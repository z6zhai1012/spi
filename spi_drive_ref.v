==> flow/design.v <==
`timescale 1ns/1ns		 
module spi_drive_ref
(
    input               sys_clk		, 			 
    input               sys_rst_n	, 			 
    input               spi_start	,			 
    input              	spi_end		,			 
    input        [7:0]  data_send   , 			 
    output  reg  [7:0]  data_rec  	, 			 
    output  reg         send_done	, 			 
    output  reg         rec_done	, 			 
    input               spi_miso	, 			 
    output  reg         spi_sclk	, 			 
    output  reg         spi_cs    	, 			 
    output  reg         spi_mosi				 
);
reg	[1:0]	cnt;								 
reg	[3:0]	bit_cnt_send;						 
reg	[3:0]	bit_cnt_rec;						 
reg			spi_end_req;						 
always @(posedge sys_clk or negedge sys_rst_n)begin
	if(!sys_rst_n)
		cnt <= 2'd0;						
	else if(!spi_cs)begin
		if(cnt == 2'd3)
			cnt <= 2'd0;
		else
		cnt <= cnt + 1'b1;		
	end
	else 
		cnt <= 2'd0;	
end
always @(posedge sys_clk or negedge sys_rst_n)begin
	if(!sys_rst_n)
		spi_sclk <= 1'b0;			 
	else if(!spi_cs)begin			 
		if(cnt == 2'd0 )
			spi_sclk <= 1'b0;
		else if (cnt == 2'd2)
			spi_sclk <= 1'b1;
		else 
			spi_sclk <= spi_sclk;	
	end
	else 
		spi_sclk <= 1'b0;			 
end
always @(posedge sys_clk or negedge sys_rst_n)begin
	if(!sys_rst_n)
		spi_cs <= 1'b1;				 
	else if(spi_start)				 
		spi_cs <= 1'b0;
	else if(spi_end_req && (cnt == 2'd1 && bit_cnt_rec == 4'd0))
		spi_cs <= 1'b1;				 
end
always @(posedge sys_clk or negedge sys_rst_n)begin
	if(!sys_rst_n)
		spi_end_req <= 1'b0;		 
	else if(spi_cs)					
		spi_end_req <= 1'b0;		 
	else if(spi_end)				
		spi_end_req <= 1'b1;		 
end
always @(posedge sys_clk or negedge sys_rst_n)begin
	if(!sys_rst_n)begin
		spi_mosi <= 1'b0;						 
		bit_cnt_send <= 4'd0;
	end
	else if(cnt == 2'd0 && !spi_cs)begin		 
		spi_mosi <= data_send[7-bit_cnt_send];	 
		if(bit_cnt_send == 4'd7)				 
			bit_cnt_send <= 4'd0;
		else
			bit_cnt_send <= bit_cnt_send + 1'b1;	
	end
	else if(spi_cs)begin						 
		spi_mosi <= 1'b0;						 
		bit_cnt_send <= 4'd0;
	end
	else begin
		spi_mosi <= spi_mosi;
		bit_cnt_send <= bit_cnt_send;
	end
end
always @(posedge sys_clk or negedge sys_rst_n)begin
	if(!sys_rst_n)
		send_done <= 1'b0;			
	else if(cnt == 2'd0 && bit_cnt_send == 4'd7)		 
		send_done <= 1'b1;								 
	else 
		send_done <= 1'b0;			
end
always @(posedge sys_clk or negedge sys_rst_n)begin
	if(!sys_rst_n)begin
		data_rec <= 8'd0;		
		bit_cnt_rec <= 4'd0;
	end
	else if(cnt == 2'd2 && !spi_cs)begin				 
		data_rec[7-bit_cnt_rec] <= 	spi_miso;			 
		if(bit_cnt_rec == 4'd7)							 
			bit_cnt_rec <= 4'd0;
		else
			bit_cnt_rec <= bit_cnt_rec + 1'b1;	
	end
	else if(spi_cs)begin								
		bit_cnt_rec <= 4'd0;
	end
	else begin
		data_rec <= data_rec;
		bit_cnt_rec <= bit_cnt_rec;
	end
end
always @(posedge sys_clk or negedge sys_rst_n)begin
	if(!sys_rst_n)
		rec_done <= 1'b0;									
	else if(cnt == 2'd2 && bit_cnt_rec == 4'd7)			 
		rec_done <= 1'b1;								 
	else 
		rec_done <= 1'b0;					
end
endmodule
Tool chain data of spi_drive_ref
Tool output for the design above, in the order of the flow.
Line numbers count from 1 in the design file above.
Operators carry their Yosys type and port widths (W data, S select, Z words).
Library cell names are shortened.
The mark n/a stands for no value.
- top: spi_drive_ref
- clock input: sys_clk
- cell library: sky130hd
- library corner: tt_025C_1v80

Elaborated design
Yosys after proc, flatten, opt, wreduce and memory -nomap, before mapping. Memory bits, and registers merged into a memory's read port (data or address), are not among the register bits. Print and check cells are not counted. Equal cells are merged and count once.
- multiplexer cells: 19
- reductions and logical operators: 14
- bitwise operators at 3
- noted multipliers: 0
- shifts and indexed selects: 3
- div/mod/pow operators at 0
- order comparisons: 0
- equal/unequal tests: 5
- noted add/sub/neg operators: 6
- operators with widths (kind ; count):
    $shift A1 B33 Y8 ; 1
    $shift A1 B33 Y8 const A ; 1
    $neg A32 Y33 ; 1
    $mux W4 ; 5
    $mux W1 ; 11
    $sub A3 B4 Y5 const A ; 2
    $reduce_bool A2 Y1 ; 4
    $add A4 B1 Y4 const B ; 2
    $eq A4 B3 Y1 const B ; 2
    $shiftx A8 B5 Y1 ; 1
    $and A8 B8 Y8 ; 1
    $or A8 B8 Y8 ; 1
    $not A8 Y8 ; 1
    $mux W8 ; 1
    $logic_and A1 B1 Y1 ; 6
    $eq A2 B2 Y1 const B ; 2
    $logic_not A4 Y1 ; 1
    $mux W2 ; 2
    $reduce_bool A3 Y1 ; 1
    $add A2 B1 Y2 const B ; 1
    $eq A2 B1 Y1 const B ; 1
    $logic_not A2 Y1 ; 1
    $logic_not A1 Y1 ; 1
- noted RAM bits: 0
- ROM bits: 0
- memories at 0
- bits in latches at 0
- bits of input ports at 13
- output and inout port bits at 13
- word width x clocked read ports: 0
- bits in registers: 24

Logic depth
Depth = most cells in a row (Yosys ltp): at word level without a register or memory, in the mapped netlist without a sequential cell, where the memories' decode and read muxes count.
- word-level depth at 7
- ABC_AREA: 0
- mapped depth: 8
- gate-level depth less buffers: 8

Mapped cells and area
The flow's flattened synthesis, as Yosys stat reports it; memories are mapped. The netlist is that of the ABC_AREA named above (0 if unset); the other value can give another one.
- cells by type (type ; count ; area in all (um^2)):
    dfrtp_1 ; 23 ; 575.552
    ha_1 ; 12 ; 150.144
    nand2_1 ; 16 ; 60.058
    mux2_2 ; 5 ; 56.304
    nand3_1 ; 8 ; 40.038
    nor2_1 ; 10 ; 37.536
    mux2_1 ; 3 ; 33.782
    nand4bb_1 ; 3 ; 33.782
    a21oi_1 ; 6 ; 30.029
    dfstp_2 ; 1 ; 26.275
    inv_1 ; 7 ; 26.275
    nand2b_1 ; 4 ; 25.024
    mux4_2 ; 1 ; 22.522
    nand3b_1 ; 3 ; 22.522
    mux2i_1 ; 2 ; 20.019
    xor2_1 ; 2 ; 17.517
    nor3_1 ; 3 ; 15.014
    nor3b_1 ; 2 ; 15.014
Other cell types: 12; their cells: 14.
- cells in the netlist at 125
- mapped area: 1311.3 um^2
- sequential area at 601.8 um^2
- flip-flops: 24

Timing after synthesis
Path of least setup slack by OpenSTA after synthesis, without wires, with an ideal clock, recovery checks aside; 20% of the period is set as input and as output delay. Where synthesis merged equal registers, the netlist keeps one of their names.
- path kind: register -> register
- start: reg bit_cnt_rec[0]
- end: reg data_rec[3]
- noted library setup time: 127 ps
- launch time at the first pin: 0 ps
- stages at 9
- period: 4390 ps
- path slack at 2160 ps
- noted delay of the path: 2230 ps
- noted data arrival time: 2103 ps
- data required time at 4263 ps
- synthesis period reached: 2230 ps
"delay of the path" = arrival - input delay + setup time.
"stages" counts driving pins, that of a launching flip-flop among them; a cell with two outputs on the path counts twice.
"synthesis period reached" is the clock period less the worst setup slack; recovery checks do not enter. This is arithmetic on one report: input and output delays are still those of the set period (20% each).
Between the ends stands the longest chain of elaborated cells between them, by number of cells; it is not shown to be the way that was timed. Of several equally long chains one is given.
A line is the first line of the expression or statement that the cell stems from. Yosys adds cells for indexed reads and writes and turns some case tables into memories.
A register here has more assigning lines than the two given.
Where a signal picks the word or bit written, the line may be left out of the assigning lines.
- cells stage by stage: dfrtp_1 ha_1 nand3_1 inv_1 ha_1 or4b_4 nor3_2 nand2_1 mux2_1
- cells in the longest elaborated chain at 7
- noted elaborated cells on any way between the ends: 8
- noted RTL lines with such cells: 2
- those cells by class: add/sub (2); shift (2); mux (1); logic (3)
- RTL lines, path post-synthesis (element ; RTL line ; source):
    start: declaration ; 19 ; reg [3:0] bit_cnt_rec;
    start: assignment ; 102 ; bit_cnt_rec <= bit_cnt_rec + 1'b1;
    start: assignment ; 109 ; bit_cnt_rec <= bit_cnt_rec;
    $sub A3 B4 Y5 ; 98 ; data_rec[7-bit_cnt_rec] <= spi_miso;
    $neg A32 Y33 ; 98 ;
    $shift A1 B33 Y8 ; 98 ;
    $not A8 Y8 ; 98 ;
    $and A8 B8 Y8 ; 98 ;
    $or A8 B8 Y8 ; 98 ;
    $mux W8 ; 97 ; else if(cnt == 2'd2 && !spi_cs)begin
    end: assignment ; 94 ; data_rec <= 8'd0;
    end: assignment ; 108 ; data_rec <= data_rec;
    end: declaration ; 9 ; output reg [7:0] data_rec ,

Path in the finished layout
From the final timing report of flow run A: the path of least setup slack in the routed layout; clock arrival at registers is part of the times.
The path's times are printed in steps of 10 ps; the period is the one set.
- path kind: register -> register
- start: reg bit_cnt_rec[0]
- end: reg data_rec[3]
- data required time at 2780 ps
- stages at 9
- noted library setup time: 100 ps
- path slack at 160 ps
- launch time at the first pin: 300 ps
- noted data arrival time: 2620 ps
- period: 2570 ps
Between the ends stands the longest chain of elaborated cells between them, by number of cells; it is not shown to be the way that was timed. Of several equally long chains one is given.
A register here has more assigning lines than the two given.
Where a signal picks the word or bit written, the line may be left out of the assigning lines.
- cells stage by stage: dfrtp_1 ha_1 nand3_1 inv_1 ha_1 or4b_4 nor3_2 nand2_1 mux2_1
- cells in the longest elaborated chain at 7
- noted elaborated cells on any way between the ends: 8
- noted RTL lines with such cells: 2
- those cells by class: add/sub (2); shift (2); mux (1); logic (3)
- RTL lines, path after layout (element ; RTL line ; source):
    start: declaration ; 19 ; reg [3:0] bit_cnt_rec;
    start: assignment ; 102 ; bit_cnt_rec <= bit_cnt_rec + 1'b1;
    start: assignment ; 109 ; bit_cnt_rec <= bit_cnt_rec;
    $sub A3 B4 Y5 ; 98 ; data_rec[7-bit_cnt_rec] <= spi_miso;
    $neg A32 Y33 ; 98 ;
    $shift A1 B33 Y8 ; 98 ;
    $not A8 Y8 ; 98 ;
    $and A8 B8 Y8 ; 98 ;
    $or A8 B8 Y8 ; 98 ;
    $mux W8 ; 97 ; else if(cnt == 2'd2 && !spi_cs)begin
    end: assignment ; 94 ; data_rec <= 8'd0;
    end: assignment ; 108 ; data_rec <= data_rec;
    end: declaration ; 9 ; output reg [7:0] data_rec ,

==> runs of spi_drive_ref <==
Measured data: module spi_drive_ref, platform sky130hd, 2 stored runs of the flow under differing settings, order arbitrary. Input and output delays are each 20% of the period that was set; the output load is 0.01 pF.
"clock period achieved" = clock period - worst setup slack. The figure is calculated, with input and output delays left at 20% of the set period.
By "power consumption" is meant OpenSTA's value without simulated activity: inputs other than the clock are taken to toggle once in ten clock periods, and the tool carries that through the logic.

Flow run A
Settings were period_ns = 2.57; SETUP_SLACK_MARGIN = -0.15; CAP_MARGIN = 20; CORE_MARGIN = 2; CORE_UTILIZATION = 40; SLEW_MARGIN = 20
- die outline area at 3,752.2 um^2
- clock period achieved: 2,412 ps
- power consumption: 1,805 uW
- smallest setup slack at 158 ps
- final worst hold slack: 492 ps
- mapped cell area after synthesis: 1,311.3 um^2
- post-route utilization at 0.535

Flow run B
Settings were period_ns = 2.48; CORE_UTILIZATION = 63; PLACE_DENSITY = 0.79; CELL_PAD_IN_SITES_DETAIL_PLACEMENT = 2; ABC_AREA = 0; CTS_CLUSTER_DIAMETER = 330; MIN_ROUTING_LAYER = met1; CAP_MARGIN = 20; CORE_MARGIN = 2; SLEW_MARGIN = 20
- incomplete, placement halted on DPL-0033
