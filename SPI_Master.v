==> flow/design.v <==
module SPI_Master
#(
    parameter CPOL = 0,
    parameter CPHA = 0
)
(
    input                   sys_clk,
    input                   sys_reset_n,
    input                   spi_start,
    input       [7:0]       data_send,
    output  reg [7:0]       data_receive,
    output  reg             send_done,
    output  reg             rec_done,
    input                   spi_miso,
    output  reg             spi_sclk,
    output  reg             spi_cs_n,
    output  reg             spi_mosi
);
    reg     [1:0]           clk_counter;         
    reg     [3:0]           bits_counter;        
    reg     [7:0]           data_reg;            
    always @ (posedge sys_clk or negedge sys_reset_n) begin
        if (!sys_reset_n)
            clk_counter     <=  2'b00;
        else if (!spi_cs_n) begin
            if (clk_counter == 2'b11)
                clk_counter     <=  2'b00;
            else
                clk_counter     <=  clk_counter + 1'b1;
        end
        else
            clk_counter     <=  2'b00;
    end
    always @ (posedge sys_clk or negedge sys_reset_n) begin
        if (!sys_reset_n)
            data_reg    <=  0;
        else begin
            if (spi_start)
                data_reg    <=  data_send;
            else if ((clk_counter == 2'b10) && !spi_cs_n)begin
                data_reg[bits_counter]  <=  spi_miso;
            end
            else
                data_reg    <=  data_reg;
        end
    end
    always @ (posedge sys_clk or negedge sys_reset_n) begin
        if (!sys_reset_n)
            bits_counter    <=  4'b000;
        else if ((clk_counter == 2'b10) && !spi_cs_n)
            bits_counter    <=  bits_counter + 4'b001;
        else
            bits_counter    <=  bits_counter;
    end
    always @ (posedge sys_clk or negedge sys_reset_n) begin
        if (!sys_reset_n)
            spi_sclk    <=  CPOL;
        else if (!spi_cs_n) begin
            if (clk_counter == 2'b00)
                spi_sclk    <=  CPOL;
            else if (clk_counter == 2'b10)
                spi_sclk    <=  ~spi_sclk;
            else
                spi_sclk    <=  spi_sclk;
        end
        else
            spi_sclk <= CPOL;
    end
    always @ (posedge sys_clk or negedge sys_reset_n) begin
        if (!sys_reset_n)
            spi_cs_n    <=  1'b1;
        else if (spi_start)
            spi_cs_n    <=  1'b0;
        else if (bits_counter == 4'b1000)
            spi_cs_n    <=  1'b1;
    end
    always @ (posedge sys_clk or negedge sys_reset_n) begin
        if (!sys_reset_n)
            spi_mosi    <=  1'b0;
        else if ((clk_counter == 2'b00) && !spi_cs_n) begin
            spi_mosi    <=  data_reg[bits_counter];
        end
    end
    always @ (posedge sys_clk or negedge sys_reset_n) begin
        if (!sys_reset_n) begin
            data_receive    <=  8'b0;
            send_done       <=  1'b0;
            rec_done        <=  1'b0;
        end
        else if ((bits_counter == 4'b1000)&&(clk_counter == 2'b11)) begin
            data_receive    <=  data_reg;
            send_done       <=  1'b1;
            rec_done        <=  1'b1;
        end
        else begin
            send_done       <=  1'b0;
            rec_done        <=  1'b0;
        end
    end
endmodule
# From RTL to reports: SPI_Master

The steps from the RTL of SPI_Master to its reports follow in flow order.
Line numbers count from 1 in the design file above.
Not given: n/a

Top module: SPI_Master
Clock port: sys_clk
Cell library: sky130hd
Library corner: tt_025C_1v80

# Elaborated design

Counts by Yosys on the flattened word-level netlist (proc, flatten, opt, wreduce; memories kept). Register bits leave out memories and registers merged into their read ports (data or address). Print and check cells are left out. Cells with the same type and inputs are merged into one.

Register bits after elaboration: 26
Input port bits: 12
Output and inout port bits: 13
Word-level cells: 39

$add $sub $neg: 3
Equality and inequality tests: 3
Shift operators: 3
Muxes and demuxes: 10
Bitwise operators: 4
Reduce/logical cells: 8

Operator list:

| operator                                                               | number |
| 8-bit two-way mux                                                      | 2 |
| 1-bit by 5-bit variable shift with 8-bit output                        | 1 |
| 1-bit by 5-bit variable shift with 8-bit output (first input constant) | 1 |
| 8-bit by 4-bit indexed select with 1-bit output                        | 1 |
| 8-bit AND                                                              | 1 |
| 8-bit OR                                                               | 1 |
| 8-bit inverter                                                         | 1 |
| 1-bit two-way mux                                                      | 6 |
| 4-bit negation with 5-bit output                                       | 1 |
| 2-bit equality test (second input constant)                            | 2 |
| 2-bit nonzero test                                                     | 2 |
| 4-bit by 1-bit adder with 4-bit output (second input constant)         | 1 |
| 4-bit equality test (second input constant)                            | 1 |
| 2-bit two-way mux                                                      | 2 |
| 1-bit logical AND                                                      | 3 |
| 3-bit nonzero test                                                     | 1 |
| 2-bit by 1-bit adder with 2-bit output (second input constant)         | 1 |
| 2-bit logical NOT                                                      | 1 |
| 1-bit inverter                                                         | 1 |
| 1-bit logical NOT                                                      | 1 |

# Longest topological paths

Longest topological path by Yosys (ltp), each cell counted once; first at word level (registers and memories cut), then after technology mapping (sequential cells cut; the memories' decode and read muxes count).

Depth after elaboration: 7
ABC_AREA: 0
Gate-level depth with buffers: 8

# Netlist

Source: synth_stat.txt of the flow (Yosys; design flattened, memories mapped). It holds for the ABC_AREA given above (unset counts as 0); a run with the other value may have another netlist.

Standard cells after synthesis: 128
Chip area (Yosys): 1,383.8 µm²
Sequential area: 651.9 µm²
Flip-flops: 26
Buffer cells: 7

Cell types:

| cell                      | number | area in all (µm²) |
| sky130_fd_sc_hd__dfrtp_1  | 25     | 625.6 |
| sky130_fd_sc_hd__ha_1     | 8      | 100.096 |
| sky130_fd_sc_hd__nand2_1  | 18     | 67.565 |
| sky130_fd_sc_hd__mux2_2   | 5      | 56.304 |
| sky130_fd_sc_hd__mux4_1   | 2      | 52.55 |
| sky130_fd_sc_hd__o21ai_0  | 7      | 35.034 |
| sky130_fd_sc_hd__xnor2_1  | 4      | 35.034 |
| sky130_fd_sc_hd__buf_6    | 3      | 33.782 |
| sky130_fd_sc_hd__inv_1    | 9      | 33.782 |
| sky130_fd_sc_hd__a311o_1  | 3      | 30.029 |
| sky130_fd_sc_hd__dfstp_2  | 1      | 26.275 |
| sky130_fd_sc_hd__o311ai_0 | 3      | 26.275 |
| sky130_fd_sc_hd__o211ai_1 | 3      | 22.522 |
| sky130_fd_sc_hd__mux2i_1  | 2      | 20.019 |
| sky130_fd_sc_hd__nand3_1  | 4      | 20.019 |
| sky130_fd_sc_hd__nand4_1  | 3      | 18.768 |
| sky130_fd_sc_hd__nor2_1   | 5      | 18.768 |
| sky130_fd_sc_hd__nor2b_1  | 3      | 18.768 |

Not listed: further types 14, cells in them 20.

# Timing after synthesis

Path of least setup slack by OpenSTA after synthesis, without wires, with an ideal clock, recovery checks aside; 20% of the period is set as input and as output delay. Where synthesis merged equal registers, the netlist keeps one of their names.

Kind: reg2reg
Start: register bits_counter[0]
End: register data_reg[4]
Period: 3,170 ps
Setup time: 82 ps
Time at the first pin: 0 ps
Arrival: 2,145 ps
Setup slack: 943 ps
Delay of the path: 2,227 ps
Driving pins on the path: 7
Buffers on the path: 1
Period reached after synthesis: 2,227 ps

"delay of the path" = arrival - input delay + setup time.
"driving pins on the path": output pins that drive a net of the path, with the launching flip-flop's if there is one; two outputs of one cell count as two.
"period reached after synthesis" is the clock period less the worst setup slack; recovery checks do not enter. This is arithmetic on one report: input and output delays are still those of the set period (20% each).
Between the ends stands the longest chain of elaborated cells between them, by number of cells; it is not shown to be the way that was timed. Of several equally long chains one is given.
A line is the first line of the expression or statement that the cell stems from. Yosys adds cells for indexed reads and writes and turns some case tables into memories.
At most two assigning lines are given for a register; there are more.

Cell sequence: sky130_fd_sc_hd__dfrtp_1 -> sky130_fd_sc_hd__buf_6 -> sky130_fd_sc_hd__inv_1 -> sky130_fd_sc_hd__ha_1 -> sky130_fd_sc_hd__or4b_4 -> sky130_fd_sc_hd__or4_1 -> sky130_fd_sc_hd__a31oi_1
Cells in the longest elaborated chain: 7
Elaborated cells on any way between the ends: 8
Those cells by class: add/sub: 1; shift: 2; mux: 2; logic: 3

Ends and longest elaborated chain, after synthesis:

| what                                            | RTL line | text |
| start, declared                                 | 20       | `reg     [3:0]           bits_counter;` |
| start, assigned                                 | 51       | `bits_counter    <=  bits_counter + 4'b001;` |
| start, assigned                                 | 53       | `bits_counter    <=  bits_counter;` |
| 4-bit negation with 5-bit output                | 41       | `data_reg[bits_counter]  <=  spi_miso;` |
| 1-bit by 5-bit variable shift with 8-bit output | 41       |  |
| 8-bit inverter                                  | 41       |  |
| 8-bit AND                                       | 41       |  |
| 8-bit OR                                        | 41       |  |
| 8-bit two-way mux                               | 40       | `else if ((clk_counter == 2'b10) && !spi_cs_n)begin` |
| 8-bit two-way mux                               | 38       | `if (spi_start)` |
| end, assigned                                   | 39       | `data_reg    <=  data_send;` |
| end, assigned                                   | 41       |  |
| end, declared                                   | 21       | `reg     [7:0]           data_reg;` |

# Path in the finished layout

Path of least setup slack in the final report of flow run 1 (OpenROAD, finished layout, wires in). Where an end is a register, its clock arrival counts in the times.
The path's times are printed in steps of 10 ps; the period is the one set.

Kind: reg2reg
Start: register bits_counter[1]
End: register data_reg[4]
Period: 2,800 ps
Setup time: 70 ps
Time at the first pin: 330 ps
Arrival: 2,310 ps
Setup slack: 760 ps
Driving pins on the path: 6
Buffers on the path: 0

Between the ends stands the longest chain of elaborated cells between them, by number of cells; it is not shown to be the way that was timed. Of several equally long chains one is given.
At most two assigning lines are given for a register; there are more.

Cell sequence: sky130_fd_sc_hd__dfrtp_2 -> sky130_fd_sc_hd__inv_4 -> sky130_fd_sc_hd__ha_4 -> sky130_fd_sc_hd__or4b_4 -> sky130_fd_sc_hd__or4_4 -> sky130_fd_sc_hd__a31oi_1
Cells in the longest elaborated chain: 7
Elaborated cells on any way between the ends: 8
Those cells by class: add/sub: 1; shift: 2; mux: 2; logic: 3

Ends and longest elaborated chain, after layout:

| what                                            | RTL line | text |
| start, declared                                 | 20       | `reg     [3:0]           bits_counter;` |
| start, assigned                                 | 51       | `bits_counter    <=  bits_counter + 4'b001;` |
| start, assigned                                 | 53       | `bits_counter    <=  bits_counter;` |
| 4-bit negation with 5-bit output                | 41       | `data_reg[bits_counter]  <=  spi_miso;` |
| 1-bit by 5-bit variable shift with 8-bit output | 41       |  |
| 8-bit inverter                                  | 41       |  |
| 8-bit AND                                       | 41       |  |
| 8-bit OR                                        | 41       |  |
| 8-bit two-way mux                               | 40       | `else if ((clk_counter == 2'b10) && !spi_cs_n)begin` |
| 8-bit two-way mux                               | 38       | `if (spi_start)` |
| end, assigned                                   | 39       | `data_reg    <=  data_send;` |
| end, assigned                                   | 41       |  |
| end, declared                                   | 21       | `reg     [7:0]           data_reg;` |

Lab notebook: SPI_Master

Settings and measured results of 2 stored flow runs for module SPI_Master (sky130hd), not sorted in any way. The constraints put input and output delay at 20% of the set period each and load the outputs with 0.01 pF.
"achieved period" means the clock period less the worst setup slack. The figure is calculated, with input and output delays left at 20% of the set period.
"critical setup path time" means the part of the period allowed to the worst setup path (the constraints hold back 20% at inputs and 20% at outputs) less its slack; where the path has registers, the arrival times of their clocks count too.
"power consumption" rests on the timing tool's default activity at the inputs, not on a simulated workload.
"critical setup path time" is given in steps of 10 ps.
Among the settings, -- means not set for that run.

| item                                   | flow run 1 | flow run 2 |
| period_ns                              | 2.8        | 1.63       |
| CORE_UTILIZATION                       | 49         | 16         |
| SETUP_SLACK_MARGIN                     | 0.75       | -0.13      |
| PLACE_DENSITY_LB_ADDON                 | 0.21       | --         |
| CORE_MARGIN                            | 8          | 2          |
| CELL_PAD_IN_SITES_DETAIL_PLACEMENT     | 1          | --         |
| CTS_CLUSTER_SIZE                       | 92         | 43         |
| MIN_ROUTING_LAYER                      | met1       | --         |
| CAP_MARGIN                             | 20         | 20         |
| SLEW_MARGIN                            | 20         | 25         |
| PLACE_DENSITY                          | --         | 0.74       |
| GPL_TIMING_DRIVEN                      | --         | 1          |
| GPL_ROUTABILITY_DRIVEN                 | --         | 1          |
| CTS_CLUSTER_DIAMETER                   | --         | 332        |
| post-layout utilization (%)            | 66.3       | 24.4       |
| total die area (µm²)                   | 4,780.3    | 9,409.0    |
| critical setup path time (ps)          | 2,040      | 1,900      |
| type of the worst setup path           | reg2reg    | reg2reg    |
| power consumption (µW)                 | 1,897      | 3,562      |
| setup slack of the critical path (ps)  | 759        | -271       |
| netlist area reported by Yosys (µm²)   | 1,383.8    | 1,383.8    |
| standard-cell area after routing (µm²) | 1,796.7    | 2,025.7    |
| sum of negative setup slack (ps)       | 0          | -921       |
| achieved period (ps)                   | 2,041      | 1,901      |
